==> flow/design.v <==
module uart_tx(
	input clk, rst, data_ready,
	input [15:0] bit_duration,
	input [7:0] data,
	input [1:0] stopbits,
	output reg tx, tx_complete
);
parameter STATE_IDLE = 2'b00;
parameter STATE_STARTBIT = 2'b01;
parameter STATE_DATABITS = 2'b10;
parameter STATE_STOPBITS = 2'b11;
reg [7:0] txdata;
reg stopbit_state;
reg [3:0] bit_ctr;
reg [1:0] cur_state;
reg [15:0] ctr;
always @ (posedge clk)
	if(rst) begin
		tx <= 1;
		ctr <= 0;
		stopbit_state <= 0;
		tx_complete <= 0;
		cur_state <= STATE_IDLE;
		txdata <= 0;
		bit_ctr <= 0;
	end else begin
		ctr <= ctr + 1;
		case(cur_state)
			STATE_IDLE: begin
				tx <= 1;
				tx_complete <= 0;
				ctr <= 0;
				bit_ctr <= 0;
				stopbit_state <= 0;
				if(data_ready) begin
					txdata <= data;
					cur_state <= STATE_STARTBIT;
				end
			end
			STATE_STARTBIT: begin
				tx <= 0;
				if(ctr == bit_duration) begin
					ctr <= 0;
					cur_state <= STATE_DATABITS;
				end
			end
			STATE_DATABITS: begin
				tx <= txdata[bit_ctr];
				if(ctr == bit_duration) begin
					ctr <= 0;
					if(bit_ctr == 7) begin
						bit_ctr <= 0;
						cur_state <= STATE_STOPBITS;
					end else begin
						bit_ctr <= bit_ctr + 1;
					end
				end
			end
			STATE_STOPBITS: begin
				case (stopbits)
					2'b00: begin
						if(ctr == bit_duration >> 1) begin
							tx_complete <= 1;
							ctr <= 0;
							cur_state <= STATE_IDLE;
						end
					end
					2'b01: begin
						if(ctr == bit_duration) begin
							tx_complete <= 1;
							ctr <= 0;
							cur_state <= STATE_IDLE;
						end
					end
					2'b10: begin
						if((ctr == bit_duration >> 1) && (~stopbit_state)) begin  
							stopbit_state <= 1;
							ctr <= 0;
						end
						if(ctr == bit_duration) begin
							tx_complete <= 1;
							ctr <= 0;
							cur_state <= STATE_IDLE;
							stopbit_state <= 0;
						end
					end
					2'b11: begin
						if(ctr == bit_duration) begin  
							stopbit_state <= 1;
							ctr <= 0;
						end
						if(ctr == bit_duration && stopbit_state) begin
							tx_complete <= 1;
							ctr <= 0;
							cur_state <= STATE_IDLE;
							stopbit_state <= 0;
						end
					end
				endcase
			end
		endcase
	end
endmodule
# Tool chain data of uart_tx
# The steps from the RTL of uart_tx to its reports follow in flow order.
# Lines are those of the file above, counted from 1.
# Cell names lack the library's common part.
# Not given: -
[design]
top = "uart_tx"
clk_port = "clk"
lib = "sky130hd"
pvt_corner = "tt_025C_1v80"

# After elaboration
# Counts by Yosys on the flattened word-level netlist (proc, flatten, opt, wreduce; memories kept). Register bits leave out memories and registers merged into their read ports (data or address). Print and check cells are left out. Cells with the same type and inputs are merged into one.
[word_totals]
in_bits = 29
ff_bits = 33
latchBits = 0
out_inout_bits = 2
clocked_rd_ports_x_width = 0
elab_cells = 76
memories = 0
ramBits = 0
rom_bits = 0
[op_classes]
n_reduce_logical = 15
shift = 1
div_mod_pow = 0
compare = 0
addsub = 2
multipliers = 0
eq_ne = 20
muxes = 30
n_logic = 1
[op_table]
columns = ["cell", "count"]
rows = [
  ["16-bit 2-to-1 mux", 5],
  ["16-bit case mux with 4-bit select", 1],
  ["16-bit case mux with 3-bit select", 1],
  ["16-bit by 1-bit adder with 16-bit output (second input constant)", 1],
  ["16-bit by 15-bit equality test with 1-bit output", 1],
  ["16-bit equality test", 1],
  ["2-bit 2-to-1 mux", 7],
  ["3-bit inequality test (second input constant)", 4],
  ["9-bit AND reduction", 1],
  ["2-bit equality test (second input constant)", 4],
  ["2-bit inequality test (second input constant)", 4],
  ["4-bit inequality test (second input constant)", 2],
  ["8-bit by 4-bit variable part select with 1-bit output", 1],
  ["4-bit case mux with 2-bit select", 1],
  ["2-bit case mux with 4-bit select", 1],
  ["4-bit 2-to-1 mux", 2],
  ["2-bit case mux with 3-bit select", 1],
  ["1-bit case mux with 3-bit select", 2],
  ["1-bit case mux with 2-bit select", 3],
  ["1-bit 2-to-1 mux", 6],
  ["5-bit inequality test (second input constant)", 1],
  ["5-bit AND reduction", 1],
  ["2-bit by 1-bit equality test with 1-bit output (second input constant)", 2],
  ["2-bit logical NOT", 2],
  ["2-bit AND reduction", 2],
  ["2-bit nonzero test", 2],
  ["2-bit OR reduction", 2],
  ["4-bit by 1-bit adder with 4-bit output (second input constant)", 1],
]
# Other operator kinds: 6; their cells: 7.

# Logic depth
# Longest topological path by Yosys (ltp), each cell counted once; first at word level (registers and memories cut), then after technology mapping (sequential cells cut; the memories' decode and read muxes count).
[logic_depth]
ltp_word = 6
abc_area = 0
depth_mapped = 8

# Mapped cells and area
# The flow's flattened synthesis, as Yosys stat reports it; memories are mapped. The netlist is that of the ABC_AREA named above (0 if unset); the other value can give another one.
# The area totals of this step are shown rounded.
[by_type]
columns = ["cell_type", "count"]
rows = [
  ["dfxtp_1", 35],
  ["xnor2_1", 35],
  ["nand3_1", 17],
  ["a21oi_1", 15],
  ["ha_1", 6],
  ["nand2_1", 19],
  ["xor2_1", 8],
  ["nand4_1", 10],
  ["nor2_2", 10],
  ["nor2_1", 16],
  ["buf_6", 4],
  ["mux4_2", 2],
  ["nor4_4", 2],
  ["inv_1", 9],
  ["xnor2_2", 2],
  ["o21ai_0", 6],
  ["clkbuf_1", 6],
  ["a22oi_4", 1],
]
# Other cell types: 30; their cells: 41.
[synth_totals]
cells = 244
ff_cells = 35
mapped_area_um2 = 2200

# Path before layout
# Path of least setup slack by OpenSTA after synthesis, without wires, with an ideal clock, recovery checks aside; 20% of the period is set as input and as output delay. Where synthesis merged equal registers, the netlist keeps one of their names.
[synth_timing]
path_kind = "input -> register"
start = "input port bit_duration[14]"
end = "register ctr[5]"
driving_pins = 7
t_required_ns = 2.205
path_slack_ns = 0.267
delay_ns = 1.589
arrival_time_ns = 1.938
n_path_buf = 1
period_ns = 2.32
setup_time_ns = 0.115
in_delay_ns = 0.464
launch_ns = 0.464
synth_period_reached_ns = 2.053
# "delay_ns" = arrival - input delay + setup time.
# "driving_pins": output pins that drive a net of the path, with the launching flip-flop's if there is one; two outputs of one cell count as two.
# "synth_period_reached_ns" is the clock period less the worst setup slack; recovery checks do not enter. This is arithmetic on one report: input and output delays are still those of the set period (20% each).
# Between the ends stands the longest chain of elaborated cells between them, by number of cells; it is not shown to be the way that was timed. Of several equally long chains one is given.
# Each line given opens the expression or statement behind the cell; cells for indexed reads and writes are added by Yosys, which also makes memories of some case tables.
# A register here has more assigning lines than the two given.
[synth_between]
path_cell_list = "xor2_1 -> or4_4 -> nor4_4 -> o32ai_2 -> a22oi_4 -> buf_12 -> nor2_2"
elab_chain_len = 6
[synth_lines]
columns = ["element", "line", "source"]
rows = [
  ["start, declared", 3, "input [15:0] bit_duration,"],
  ["16-bit by 15-bit equality test with 1-bit output", 76, "if((ctr == bit_duration >> 1) && (~stopbit_state)) begin"],
  ["1-bit logical AND", 76, ""],
  ["16-bit 2-to-1 mux", 76, ""],
  ["16-bit 2-to-1 mux", 80, "if(ctr == bit_duration) begin"],
  ["16-bit case mux with 4-bit select", 60, "case (stopbits)"],
  ["16-bit case mux with 3-bit select", 28, "case(cur_state)"],
  ["end, assigned", 27, "ctr <= ctr + 1;"],
  ["end, assigned", 32, "ctr <= 0;"],
  ["end, declared", 16, "reg [15:0] ctr;"],
]

# Worst path after layout
# From the final timing report of entry A: the path of least setup slack in the routed layout; clock arrival at registers is part of the times.
[layout_timing]
path_kind = "register -> register"
start = "register ctr[13]"
end = "register ctr[11]"
period_ns = 2.23
n_path_buf = 2
driving_pins = 9
setup_time_ns = 0.11
launch_ns = 0.28
arrival_time_ns = 2.24
path_slack_ns = 0.16
t_required_ns = 2.40
# Between the ends stands the longest chain of elaborated cells between them, by number of cells; it is not shown to be the way that was timed. Of several equally long chains one is given.
# A register here has more assigning lines than the two given.
[layout_between]
path_cell_list = "dfxtp_4 -> xor2_2 -> or4_4 -> nor4_4 -> o32ai_2 -> a22oi_4 -> buf_6 -> buf_12 -> nor2_1"
elab_chain_len = 6
[layout_lines]
columns = ["element", "line", "source"]
rows = [
  ["start, declared", 16, "reg [15:0] ctr;"],
  ["start, assigned", 20, "ctr <= 0;"],
  ["start, assigned", 27, "ctr <= ctr + 1;"],
  ["16-bit by 15-bit equality test with 1-bit output", 76, "if((ctr == bit_duration >> 1) && (~stopbit_state)) begin"],
  ["1-bit logical AND", 76, ""],
  ["16-bit 2-to-1 mux", 76, ""],
  ["16-bit 2-to-1 mux", 80, "if(ctr == bit_duration) begin"],
  ["16-bit case mux with 4-bit select", 60, "case (stopbits)"],
  ["16-bit case mux with 3-bit select", 28, "case(cur_state)"],
  ["end, assigned", 27, ""],
  ["end, assigned", 32, "ctr <= 0;"],
  ["end, declared", 16, ""],
]

# Settings and measured results of 2 stored flow runs for module uart_tx (sky130hd), not sorted in any way. The constraints put input and output delay at 20% of the set period each and load the outputs with 0.01 pF.
# "achieved_clock_period_ns" = clock period - worst setup slack. The figure is calculated, with input and output delays left at 20% of the set period.
# "worst_path_time_ns" = time allowed to the worst setup path (clock period - input delay - output delay, where it has them) - its slack; a late launch clock adds to it, a late capture clock takes from it.
# "total_power_mw" rests on the timing tool's default activity at the inputs, not on a simulated workload.
# The results are shown rounded.

[[run]]
name = "entry A"
[run.settings]
period_ns = 2.23
CORE_UTILIZATION = 39
SETUP_SLACK_MARGIN = 0.48
CORE_MARGIN = 3
CELL_PAD_IN_SITES_GLOBAL_PLACEMENT = 3
GPL_ROUTABILITY_DRIVEN = 0
CTS_CLUSTER_DIAMETER = 350
CAP_MARGIN = 20
SLEW_MARGIN = 20
[run.results]
post_synth_area_um2 = 2200
final_cell_area_um2 = 3100
worst_path_time_ns = 2.07
timing.worst_path_kind = "register -> register"
worst_setup_slack_ns = 0.16
achieved_clock_period_ns = 2.070
total_power_mw = 1.3
layout_utilization_pct = 58
worst_hold_slack_ns = 0.45
total_negative_slack_ns = 0.000
dieArea_um2 = 6600

[[run]]
name = "entry B"
[run.settings]
period_ns = 2.25
CAP_MARGIN = 20
CORE_MARGIN = 2
CORE_UTILIZATION = 40
SLEW_MARGIN = 20
[run.results]
post_synth_area_um2 = 2200
final_cell_area_um2 = 2800
worst_path_time_ns = 1.72
timing.worst_path_kind = "input -> register"
worst_setup_slack_ns = 0.075
achieved_clock_period_ns = 2.175
total_power_mw = 1.4
layout_utilization_pct = 54
worst_hold_slack_ns = 0.46
total_negative_slack_ns = 0.000
dieArea_um2 = 6100
