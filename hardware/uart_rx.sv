==> flow/design.v <==
module uart_rx(
	input clk, rst, rx,
	input [15:0] bit_duration, start_bit_duration,
	input [1:0] stopbits,
	output reg [7:0] data,
	output reg data_ready
);
reg [3:0] rx_shift_reg;
reg [16:0] ctr;  
reg [4:0] bit_ctr;
reg [1:0] cur_state;
parameter STATE_IDLE = 2'b00;
parameter STATE_RECEIVE_START = 2'b01;
parameter STATE_READ_DATA = 2'b10;
parameter STATE_STOPBITS = 2'b11;
always @ (posedge clk) begin
	if(rst) begin
		ctr <= 0;
		rx_shift_reg <= 0;
		bit_ctr <= 0;
		data <= 0;
		data_ready <= 0;
		cur_state <= STATE_IDLE;
	end else begin
		rx_shift_reg <= {rx, rx_shift_reg[3:1]};
		ctr <= ctr + 1;
		case(cur_state)
			default: cur_state <= STATE_IDLE;
			STATE_IDLE: begin
				if((rx_shift_reg == 4'b0001) || (rx_shift_reg == 4'b0010)) begin
					cur_state <= STATE_RECEIVE_START;
				end
				ctr <= 4;
				data_ready <= 0;
				bit_ctr <= 0;
				data <= 0;
			end
			STATE_RECEIVE_START: begin
				if(rx != 0 && ctr < start_bit_duration) begin 
					cur_state <= STATE_IDLE;
					ctr <= 0;
				end
				if(ctr == bit_duration) begin
					ctr <= 0;
					cur_state <= STATE_READ_DATA;
				end
			end
			STATE_READ_DATA: begin
				if(ctr == bit_duration >> 1) begin
					bit_ctr <= bit_ctr + 1;
					data <= {rx, data[7:1]}; 
				end
				if(ctr == bit_duration) begin
					ctr <= 0;
					if(bit_ctr == 8) begin
						cur_state <= STATE_STOPBITS;
					end
				end
			end
			STATE_STOPBITS: begin
				if((stopbits == 2'b00) && (ctr == bit_duration >> 1)) begin  
					data_ready <= 1;
					cur_state <= STATE_IDLE;
				end else if ((stopbits == 2'b01) && (ctr == bit_duration)) begin  
					data_ready <= 1;
					cur_state <= STATE_IDLE;
				end else if ((stopbits == 2'b10) && (ctr == {1'b0,bit_duration[15:0]} + bit_duration >> 1)) begin
					data_ready <= 1;
					cur_state <= STATE_IDLE;
				end else if(ctr[15:1] == bit_duration) begin  
					data_ready <= 1;
					cur_state <= STATE_IDLE;
				end
			end
		endcase
	end
end
endmodule
==> Reports on uart_rx <==
The steps from the RTL of uart_rx to its reports follow in flow order.
Lines are those of the file above, counted from 1.
{ "design": {"top": "uart_rx", "clk_port": "clk", "lib": "sky130hd", "pvt_corner": "tt_025C_1v80"} }

==> Elaborated design <==
Source: Yosys, flattened and elaborated, memories not mapped. Widths are those after wreduce. Registers that Yosys merges into a memory's read port (data or address) are not register bits. Print and check cells do not count. Equal cells are merged and count once.
{ "word_totals": {"ff_bits": 37, "latch_bits": 0, "ramBits": 0, "mem_bits_ro": 0, "clocked_rd_ports_x_width": 0, "memories": 0, "output_inout_bits": 9, "elab_cells": 64} }
{ "op_classes": {"add_sub_neg": 3, "n_mul": 0, "n_div": 0, "n_cmp": 1, "equal": 18, "shift": 0, "n_mux": 23, "logic": 0, "reduce_logical": 13} }
{ "op_table": {"columns": ["op", "count"], "rows": [
  ["17-bit parallel mux with 3-bit select", 1],
  ["17-bit two-way mux", 3],
  ["17-bit by 16-bit == test with 1-bit output", 2],
  ["2-bit two-way mux", 9],
  ["16-bit by 16-bit adder with 17-bit output", 1],
  ["17-bit by 1-bit adder with 17-bit output with constant B", 1],
  ["17-bit by 15-bit == test with 1-bit output", 1],
  ["17-bit by 16-bit less-than comparator with 1-bit output", 1],
  ["15-bit by 16-bit == test with 1-bit output", 1],
  ["8-bit parallel mux with 2-bit select", 1],
  ["5-bit parallel mux with 2-bit select", 1],
  ["2-bit inequality test with constant B", 4],
  ["2-bit parallel mux with 4-bit select", 1],
  ["8-bit two-way mux", 1],
  ["2-bit == test with constant B", 3],
  ["6-bit AND reduction", 1],
  ["5-bit by 1-bit adder with 5-bit output with constant B", 1],
  ["5-bit by 4-bit == test with 1-bit output with constant B", 1],
  ["5-bit inequality test with constant B", 1],
  ["5-bit two-way mux", 1],
  ["1-bit logical AND", 4],
  ["2-bit by 1-bit == test with 1-bit output with constant B", 2],
  ["2-bit logical NOT", 2],
  ["2-bit AND reduction", 2],
  ["2-bit nonzero test", 2],
  ["4-bit by 1-bit == test with 1-bit output with constant B", 1],
  ["4-bit by 2-bit == test with 1-bit output with constant B", 1],
  ["4-bit nonzero test", 1]
]} }
Not listed: further kinds 4, cells in them 7.

==> Longest topological paths <==
Longest topological path by Yosys (ltp), each cell counted once; first at word level (registers and memories cut), then after technology mapping (sequential cells cut; the memories' decode and read muxes count).
{ "depth": {"ltp_word": 7, "abc_area": 1, "mapped_depth": 17, "ltp_nobuf": 16} }

==> Mapped cells and area <==
Source: synth_stat.txt of the flow (Yosys; design flattened, memories mapped). It holds for the ABC_AREA given above (unset counts as 0); a run with the other value may have another netlist.
The area totals of this step are shown rounded.
{ "types": {"columns": ["cell", "count", "type_area_um2"], "rows": [
  ["sky130_fd_sc_hd__dfxtp_1", 39, 780.749],
  ["sky130_fd_sc_hd__nand2_1", 130, 487.968],
  ["sky130_fd_sc_hd__inv_1", 71, 266.506],
  ["sky130_fd_sc_hd__ha_1", 18, 225.216],
  ["sky130_fd_sc_hd__nor2_1", 54, 202.694],
  ["sky130_fd_sc_hd__nand3_1", 30, 150.144],
  ["sky130_fd_sc_hd__xor2_1", 16, 140.134],
  ["sky130_fd_sc_hd__xnor2_1", 13, 113.859],
  ["sky130_fd_sc_hd__a21oi_1", 22, 110.106],
  ["sky130_fd_sc_hd__o21ai_0", 14, 70.067],
  ["sky130_fd_sc_hd__nand4_1", 10, 62.56],
  ["sky130_fd_sc_hd__nor3_1", 11, 55.053],
  ["sky130_fd_sc_hd__nor2_2", 6, 37.536],
  ["sky130_fd_sc_hd__buf_2", 6, 30.029],
  ["sky130_fd_sc_hd__buf_4", 4, 30.029],
  ["sky130_fd_sc_hd__buf_6", 2, 22.522],
  ["sky130_fd_sc_hd__nand3_2", 2, 20.019],
  ["sky130_fd_sc_hd__inv_2", 5, 18.768]
]} }
Other cell types: 12; their cells: 17.
{ "synth_totals": {"stdcells": 470, "yosys_area_um2": 2930, "seq_area_um2": 781, "ffs": 39} }

==> Timing after synthesis <==
OpenSTA on the mapped netlist: ideal clock, no wires. The path of least setup slack (recovery checks aside). Input and output delay are each 20% of the period. Register names are those of the netlist, which keeps one name where synthesis merged equal registers.
{ "synth_timing": {"path_type": "input-to-reg", "from": "in start_bit_duration[12]", "to": "reg ctr[11]", "clock_period_ns": 2.62, "launch_ns": 0.524, "arrival_time_ns": 1.751, "path_slack_ns": 0.752, "delay_ns": 1.344, "path_stages": 17, "period_less_setup_slack_ns": 1.868} }
"delay_ns" is the arrival time less input delay plus setup time.
"path_stages" counts driving pins, that of a launching flip-flop among them; a cell with two outputs on the path counts twice.
"period_less_setup_slack_ns" = period - worst setup slack (recovery checks aside). The figure is calculated, with input and output delays left at 20% of the set period.
Between the ends stands the longest chain of elaborated cells between them, by number of cells; it is not shown to be the way that was timed. Of several equally long chains one is given.
A line is the first line of the expression or statement that the cell stems from. Yosys adds cells for indexed reads and writes and turns some case tables into memories.
At most two assigning lines are given for a register; there are more.
{ "synth_between": {"cell_sequence": "sky130_fd_sc_hd__inv_1 sky130_fd_sc_hd__ha_1 sky130_fd_sc_hd__nand2_1 sky130_fd_sc_hd__inv_1 sky130_fd_sc_hd__nand2_1 sky130_fd_sc_hd__nand2_1 sky130_fd_sc_hd__nand2_1 sky130_fd_sc_hd__nand2_1 sky130_fd_sc_hd__nor2_1 sky130_fd_sc_hd__nand2_1 sky130_fd_sc_hd__nand2_1 sky130_fd_sc_hd__nand2_1 sky130_fd_sc_hd__nand2_2 sky130_fd_sc_hd__nand2_4 sky130_fd_sc_hd__nand2_2 sky130_fd_sc_hd__buf_6 sky130_fd_sc_hd__nor2_1", "elab_chain_cells": 5, "cells_between": 5, "lines_between": 3, "cone_classes": "1 x compare; 3 x mux; 1 x reduce/logical"} }
{ "synth_rtl": {"columns": ["item", "line", "text"], "rows": [
  ["from (decl)", 3, "input [15:0] bit_duration, start_bit_duration,"],
  ["17-bit by 16-bit less-than comparator with 1-bit output", 39, "if(rx != 0 && ctr < start_bit_duration) begin"],
  ["1-bit logical AND", 39, null],
  ["17-bit two-way mux", 39, null],
  ["17-bit two-way mux", 43, "if(ctr == bit_duration) begin"],
  ["17-bit parallel mux with 3-bit select", 27, "case(cur_state)"],
  ["to (assign)", 26, "ctr <= ctr + 1;"],
  ["to (assign)", 33, "ctr <= 4;"],
  ["to (decl)", 9, "reg [16:0] ctr;"]
]} }

==> Worst path after layout <==
Path of least setup slack in the final report of flow run A (OpenROAD, finished layout, wires in). Where an end is a register, its clock arrival counts in the times.
{ "layout_timing": {"path_type": "input-to-reg", "from": "in start_bit_duration[6]", "to": "reg ctr[2]", "clock_period_ns": 2.33, "launch_ns": 0.47, "arrival_time_ns": 2.23, "path_slack_ns": 0.33, "path_stages": 16} }
Between the ends stands the longest chain of elaborated cells between them, by number of cells; it is not shown to be the way that was timed. Of several equally long chains one is given.
At most two assigning lines are given for a register; there are more.
{ "layout_between": {"cell_sequence": "sky130_fd_sc_hd__clkdlybuf4s50_1 sky130_fd_sc_hd__inv_2 sky130_fd_sc_hd__ha_4 sky130_fd_sc_hd__nand2_2 sky130_fd_sc_hd__nor2_4 sky130_fd_sc_hd__nand3_2 sky130_fd_sc_hd__nor2_2 sky130_fd_sc_hd__nor2_2 sky130_fd_sc_hd__nand2_2 sky130_fd_sc_hd__nand2_2 sky130_fd_sc_hd__nand2_2 sky130_fd_sc_hd__nand2_4 sky130_fd_sc_hd__nand2_4 sky130_fd_sc_hd__buf_6 sky130_fd_sc_hd__nand3_2 sky130_fd_sc_hd__nand2_1", "elab_chain_cells": 5, "cells_between": 5, "lines_between": 3, "cone_classes": "1 x compare; 3 x mux; 1 x reduce/logical"} }
{ "layout_rtl": {"columns": ["item", "line", "text"], "rows": [
  ["from (decl)", 3, "input [15:0] bit_duration, start_bit_duration,"],
  ["17-bit by 16-bit less-than comparator with 1-bit output", 39, "if(rx != 0 && ctr < start_bit_duration) begin"],
  ["1-bit logical AND", 39, null],
  ["17-bit two-way mux", 39, null],
  ["17-bit two-way mux", 43, "if(ctr == bit_duration) begin"],
  ["17-bit parallel mux with 3-bit select", 27, "case(cur_state)"],
  ["to (assign)", 26, "ctr <= ctr + 1;"],
  ["to (assign)", 33, "ctr <= 4;"],
  ["to (decl)", 9, "reg [16:0] ctr;"]
]} }

uart_rx through Yosys and OpenROAD on sky130hd: 2 stored runs, unordered, with their settings and measured results. The constraints put input and output delay at 20% of the set period each and load the outputs with 0.01 pF.
By "achieved_clock_period_ns" is meant the clock period of the run minus its worst setup slack. This is arithmetic on one report: input and output delays are still those of the set period (20% each).
"critical_path_time_ns" means the part of the period allowed to the worst setup path (the constraints hold back 20% at inputs and 20% at outputs) less its slack; where the path has registers, the arrival times of their clocks count too.
By "power.total_mw" is meant OpenSTA's value without simulated activity: inputs other than the clock are taken to toggle once in ten clock periods, and the tool carries that through the logic.
Values from the reports are rounded here.
[
  {
    "run": "flow run A",
    "settings": { "period_ns": 2.33, "CORE_UTILIZATION": 16, "SETUP_SLACK_MARGIN": 0.21, "PLACE_DENSITY": 0.42, "ABC_AREA": 1, "CAP_MARGIN": 20, "SLEW_MARGIN": 0, "MIN_ROUTING_LAYER": "met1", "MAX_ROUTING_LAYER": "met5", "CORE_MARGIN": 2 },
    "results": { "synth_area_um2": 2930, "die_footprint_um2": 19400, "final_util_pct": 24.0, "setup_ws_ns": 0.334, "timing.setup.tns_ns": 0.000, "power.total_mw": 1.72, "achieved_clock_period_ns": 1.996, "critical_path_time_ns": 1.53, "critical_path_type": "input-to-reg" }
  },
  {
    "run": "flow run B",
    "settings": { "period_ns": 2.74, "CORE_UTILIZATION": 50, "SETUP_SLACK_MARGIN": 0.01, "PLACE_DENSITY_LB_ADDON": 0.25, "CORE_ASPECT_RATIO": 0.99, "CELL_PAD_IN_SITES_DETAIL_PLACEMENT": 1, "GPL_TIMING_DRIVEN": 1, "CAP_MARGIN": 20, "CORE_MARGIN": 2, "SLEW_MARGIN": 20 },
    "results": { "synth_area_um2": 2640, "die_footprint_um2": 5880, "final_util_pct": 64.5, "setup_ws_ns": 0.139, "timing.setup.tns_ns": 0.000, "power.total_mw": 1.15, "achieved_clock_period_ns": 2.601, "critical_path_time_ns": 2.05, "critical_path_type": "input-to-reg" }
  }
]
