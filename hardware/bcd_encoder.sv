==> flow/design.v <==
module bcd_encoder (
	input i_clk, i_rst,
	input i_begin_conv,
	input [15:0] i_binary,
	output reg o_conv_done,
	output reg [15:0] o_bcd
);
reg [4:0] conv_ctr;
reg [15:0] i_convreg;
wire [16:0] hexed_values;
assign hexed_values[0]     = i_convreg[15];
assign hexed_values[4:1]   = (o_bcd[3:0] > 4)   ? {o_bcd[3:0] + 4'd3}   :  {o_bcd[3:0]};
assign hexed_values[8:5]   = (o_bcd[7:4] > 4)   ? {o_bcd[7:4] + 4'd3}   :  {o_bcd[7:4]};
assign hexed_values[12:9]  = (o_bcd[11:8] > 4)  ? {o_bcd[11:8] + 4'd3}  :  {o_bcd[11:8]};
assign hexed_values[16:13] = (o_bcd[15:12] > 4) ? {o_bcd[15:12] + 4'd3} :  {o_bcd[15:12]};
always_ff @(posedge i_clk) begin
	if(i_rst) begin
		o_conv_done <= 1;
		o_bcd <= 16'b0;
		i_convreg <= 16'b0;
		conv_ctr <= 0;
	end else begin
		if(conv_ctr == 0 && i_begin_conv && o_conv_done) begin
			i_convreg <= i_binary;
			o_conv_done <= 0;
			o_bcd <= 16'b0;
		end else if (!o_conv_done && conv_ctr < 16) begin
			conv_ctr <= conv_ctr + 1;
			i_convreg[15:0] = {i_convreg[14:0], 1'b0};
			o_bcd[15:0] <= hexed_values[15:0];
			if(conv_ctr == 15) begin
				o_conv_done <= 1;
			end
		end
	end
end
endmodule
# Tool chain data of bcd_encoder
# The steps from the RTL of bcd_encoder to its reports follow in flow order.
# Line numbers count from 1 in the design file above.
# Library cell names are shortened.
setup:
  top_module: "bcd_encoder"
  clock: "i_clk"
  cell_library: "sky130hd"
  corner: "tt_025C_1v80"

# After elaboration
# Source: Yosys, flattened and elaborated, memories not mapped. Widths are those after wreduce. Registers that Yosys merges into a memory's read port (data or address) are not register bits. Print and check cells do not count. Equal cells are merged and count once.
bits:
  regBits: 38
  in_bits: 19
  output_inout_bits: 17
  wordCells: 35
op_classes:
  n_addsub: 5
  compare: 5
  equal: 1
  muxes: 9
  n_logic: 1
  n_reduce_logical: 10
op_table:
  columns: ["cell", "count"]
  rows:
  - ["two-way mux 16 bit", 2]
  - ["> comparator 4 x 3 -> 1 bit (second input constant)", 4]
  - ["adder 4 x 2 -> 4 bit (second input constant)", 3]
  - ["two-way mux 4 bit", 3]
  - ["adder 5 x 1 -> 5 bit (second input constant)", 1]
  - ["equality test 5 x 4 -> 1 bit (second input constant)", 1]
  - ["< comparator 5 bit (second input constant)", 1]
  - ["zero test 5 bit", 1]
  - ["AND reduction 2 bit", 2]
  - ["nonzero test 2 bit", 2]
  - ["logical AND 1 bit", 3]
  - ["adder 3 x 2 -> 3 bit (second input constant)", 1]
  - ["two-way mux 3 bit", 1]
  - ["two-way mux 1 bit", 3]
  - ["OR reduction 2 bit", 1]
  - ["NOT 1 bit", 1]
  - ["zero test 1 bit", 1]

# Logic depth
# Yosys ltp: most cells in a row. Word level: on the elaborated netlist, between registers, memories and ports. Mapped: between sequential cells and ports; inverters and the memories' decode and read muxes count.
logic_depth:
  depth_word: 5
  abc_area: 0
  mapped_depth: 7
  mapped_depth_nobuf: 6

# Netlist
# Source: synth_stat.txt of the flow (Yosys; design flattened, memories mapped). It holds for the ABC_AREA given above (unset counts as 0); a run with the other value may have another netlist.
# The area totals of this step are shown rounded.
mapped:
  cell_count: 234
  mapped_area_mm2: 0.00205
  seqArea_mm2: 0.000761
  ff_cells: 38
  buf_cells: 19
by_type:
  columns: ["cell", "count", "area_total_um2"]
  rows:
  - ["dfxtp_1", 38, 760.73]
  - ["ha_1", 11, 137.632]
  - ["a32oi_1", 15, 131.376]
  - ["a21oi_1", 24, 120.115]
  - ["o211ai_1", 15, 112.608]
  - ["o211ai_2", 9, 112.608]
  - ["a31oi_1", 11, 68.816]
  - ["nand2_1", 16, 60.058]
  - ["o21ai_0", 12, 60.058]
  - ["or4_1", 8, 60.058]
  - ["nor2_1", 14, 52.55]
  - ["nor2b_1", 8, 50.048]
  - ["inv_1", 11, 41.29]
  - ["buf_2", 8, 40.038]
  - ["clkbuf_1", 8, 30.029]
  - ["o2111ai_1", 3, 26.275]
  - ["nand3_1", 5, 25.024]
  - ["nor4b_4", 1, 23.773]
# Not listed: further types 12, cells in them 17.

# Worst setup path after synthesis
# OpenSTA on the mapped netlist: ideal clock, no wires. The path of least setup slack (recovery checks aside). Input and output delay are each 20% of the period. Register names are those of the netlist, which keeps one name where synthesis merged equal registers.
synth_path:
  kind: "reg-to-reg"
  from: "reg o_conv_done"
  to: "reg i_convreg[15]"
  tclk_ns: 1.65
  setup_time_ns: 0.132
  t_first_pin_ns: 0.000
  t_arrival_ns: 1.510
  required_ns: 1.518
  slack_ns: 0.008
  delay_ns: 1.642
  stages: 7
  n_path_buf: 3
  synth_period_reached_ns: 1.642
# "delay_ns" is the arrival time less input delay plus setup time.
# "stages": output pins that drive a net of the path, with the launching flip-flop's if there is one; two outputs of one cell count as two.
# "synth_period_reached_ns" = period - worst setup slack (recovery checks aside). The figure is calculated, with input and output delays left at 20% of the set period.
# The rows between start and end are the longest chain of elaborated cells between them; the timing report does not say that the signal goes this way. Where chains are equally long, one stands for them.
# A line is the first line of the expression or statement that the cell stems from. Yosys adds cells for indexed reads and writes and turns some case tables into memories.
# A register here has more assigning lines than the two given.
synth_via:
  cell_sequence: "dfxtp_1 buf_2 or4b_4 buf_6 buf_12 o211ai_2 a21oi_1"
  elab_chain_cells: 4
  cells_between: 6
  lines_between: 2
  cone_classes: "mux (2); reduce/logical (4)"
synth_lines:
  columns: ["element", "line", "rtl"]
  rows:
  - ["start: declaration", 5, "output reg o_conv_done,"]
  - ["start: assignment", 18, "o_conv_done <= 1;"]
  - ["start: assignment", 25, "o_conv_done <= 0;"]
  - ["zero test 1 bit", 27, "end else if (!o_conv_done && conv_ctr < 16) begin"]
  - ["logical AND 1 bit", 27, null]
  - ["two-way mux 16 bit", 27, null]
  - ["two-way mux 16 bit", 23, "if(conv_ctr == 0 && i_begin_conv && o_conv_done) begin"]
  - ["end: assignment", 24, "i_convreg <= i_binary;"]
  - ["end: assignment", 29, "i_convreg[15:0] = {i_convreg[14:0], 1'b0};"]
  - ["end: declaration", 9, "reg [15:0] i_convreg;"]

# Timing after layout
# Path of least setup slack in the final report of run A (OpenROAD, finished layout, wires in). Where an end is a register, its clock arrival counts in the times.
layout_path:
  kind: "reg-to-output"
  from: "reg o_bcd[10]"
  to: "out o_bcd[10]"
  tclk_ns: 1.78
  out_delay_ns: 0.36
  t_first_pin_ns: 0.34
  t_arrival_ns: 1.36
  required_ns: 1.42
  slack_ns: 0.06
  stages: 2
  n_path_buf: 1
# A register here has more assigning lines than the two given.
layout_via:
  cell_sequence: "dfxtp_1 clkdlybuf4s50_1"
  elab_chain_cells: 0
  cells_between: 0
  lines_between: 0
layout_lines:
  columns: ["element", "line", "rtl"]
  rows:
  - ["start: declaration", 6, "output reg [15:0] o_bcd"]
  - ["start: assignment", 19, "o_bcd <= 16'b0;"]
  - ["start: assignment", 30, "o_bcd[15:0] <= hexed_values[15:0];"]
  - ["end: declaration", 6, null]

2 stored runs of bcd_encoder in the flow (synthesis by Yosys, layout by OpenROAD, sky130hd cells), in arbitrary order. Constraints: input delay and output delay 20% of the set period each, output load 0.01 pF.
By "timing.achieved_period_ns" is meant the clock period of the run minus its worst setup slack. This is arithmetic on one report: input and output delays are still those of the set period (20% each).
"worstPathTime_ns" is the time allowed to the run's worst setup path (the clock period less input and output delay, where it has them) less its slack. Clock arrival times count: a late capture clock shortens it, a late launch clock lengthens it.
"power_total_mw" is the tool's figure for a default switching activity; nothing was simulated.
Values from the reports are rounded here.

--- run A ---
==> flow/run.sh <==
#!/bin/bash
# the make line also repeats the synthesis and layout settings of config.mk as NAME=value (left out here)
make -C /OpenROAD-flow-scripts/flow DESIGN_CONFIG=/design/flow/config.mk WORK_HOME=/design/flow/orfs CLKGATE_MAP_FILE= finish
==> flow/config.mk <==
export PLATFORM = sky130hd
export DESIGN_NAME = bcd_encoder
export DESIGN_NICKNAME = bcd_encoder
export VERILOG_FILES = /design/flow/design.v
export SDC_FILE = /design/flow/constraint.sdc
export NUM_CORES = 4
export LEC_CHECK = 0
export CAP_MARGIN = 20
export CORE_MARGIN = 2
export CORE_UTILIZATION = 57
export SLEW_MARGIN = 20
==> flow/constraint.sdc <==
create_clock -name core_clock -period 1.78 [get_ports {i_clk}]
set_input_delay 0.3560 -clock core_clock [delete_from_list [all_inputs] [get_ports {i_clk}]]
set_output_delay 0.3560 -clock core_clock [all_outputs]
set_load 0.01 [all_outputs]

==> results, as YAML <==
results:
  synthesis_area_mm2: 0.00205
  die_area_mm2: 0.0041
  final_cell_area_mm2: 0.00249
  setup_worst_slack_ns: 0.061
  setupTns_ns: 0.000
  hold_worst_slack_ns: 0.473
  power_total_mw: 1.75
  timing.achieved_period_ns: 1.719
  worstPathTime_ns: 1.36
  critical_path_type: "reg-to-output"

--- run B ---
==> flow/run.sh <==
#!/bin/bash
# the make line also repeats the synthesis and layout settings of config.mk as NAME=value (left out here)
make -C /OpenROAD-flow-scripts/flow DESIGN_CONFIG=/design/flow/config.mk WORK_HOME=/design/flow/orfs CLKGATE_MAP_FILE= finish
==> flow/config.mk <==
export PLATFORM = sky130hd
export DESIGN_NAME = bcd_encoder
export DESIGN_NICKNAME = bcd_encoder
export VERILOG_FILES = /design/flow/design.v
export SDC_FILE = /design/flow/constraint.sdc
export NUM_CORES = 4
export LEC_CHECK = 0
export ABC_AREA = 0
export CAP_MARGIN = 15
export CELL_PAD_IN_SITES_DETAIL_PLACEMENT = 0
export CORE_MARGIN = 9
export CORE_UTILIZATION = 72
export CTS_CLUSTER_SIZE = 100
export GPL_ROUTABILITY_DRIVEN = 1
export SLEW_MARGIN = 40
export TNS_END_PERCENT = 40
==> flow/constraint.sdc <==
create_clock -name core_clock -period 2.32 [get_ports {i_clk}]
set_input_delay 0.4640 -clock core_clock [delete_from_list [all_inputs] [get_ports {i_clk}]]
set_output_delay 0.4640 -clock core_clock [all_outputs]
set_load 0.01 [all_outputs]

==> results, as YAML <==
results:
  synthesis_area_mm2: 0.00205
  die_area_mm2: 0.0051
  final_cell_area_mm2: 0.00249
  setup_worst_slack_ns: 0.207
  setupTns_ns: 0.000
  hold_worst_slack_ns: 0.506
  power_total_mw: 1.66
  timing.achieved_period_ns: 2.113
  worstPathTime_ns: 1.65
  critical_path_type: "reg-to-output"
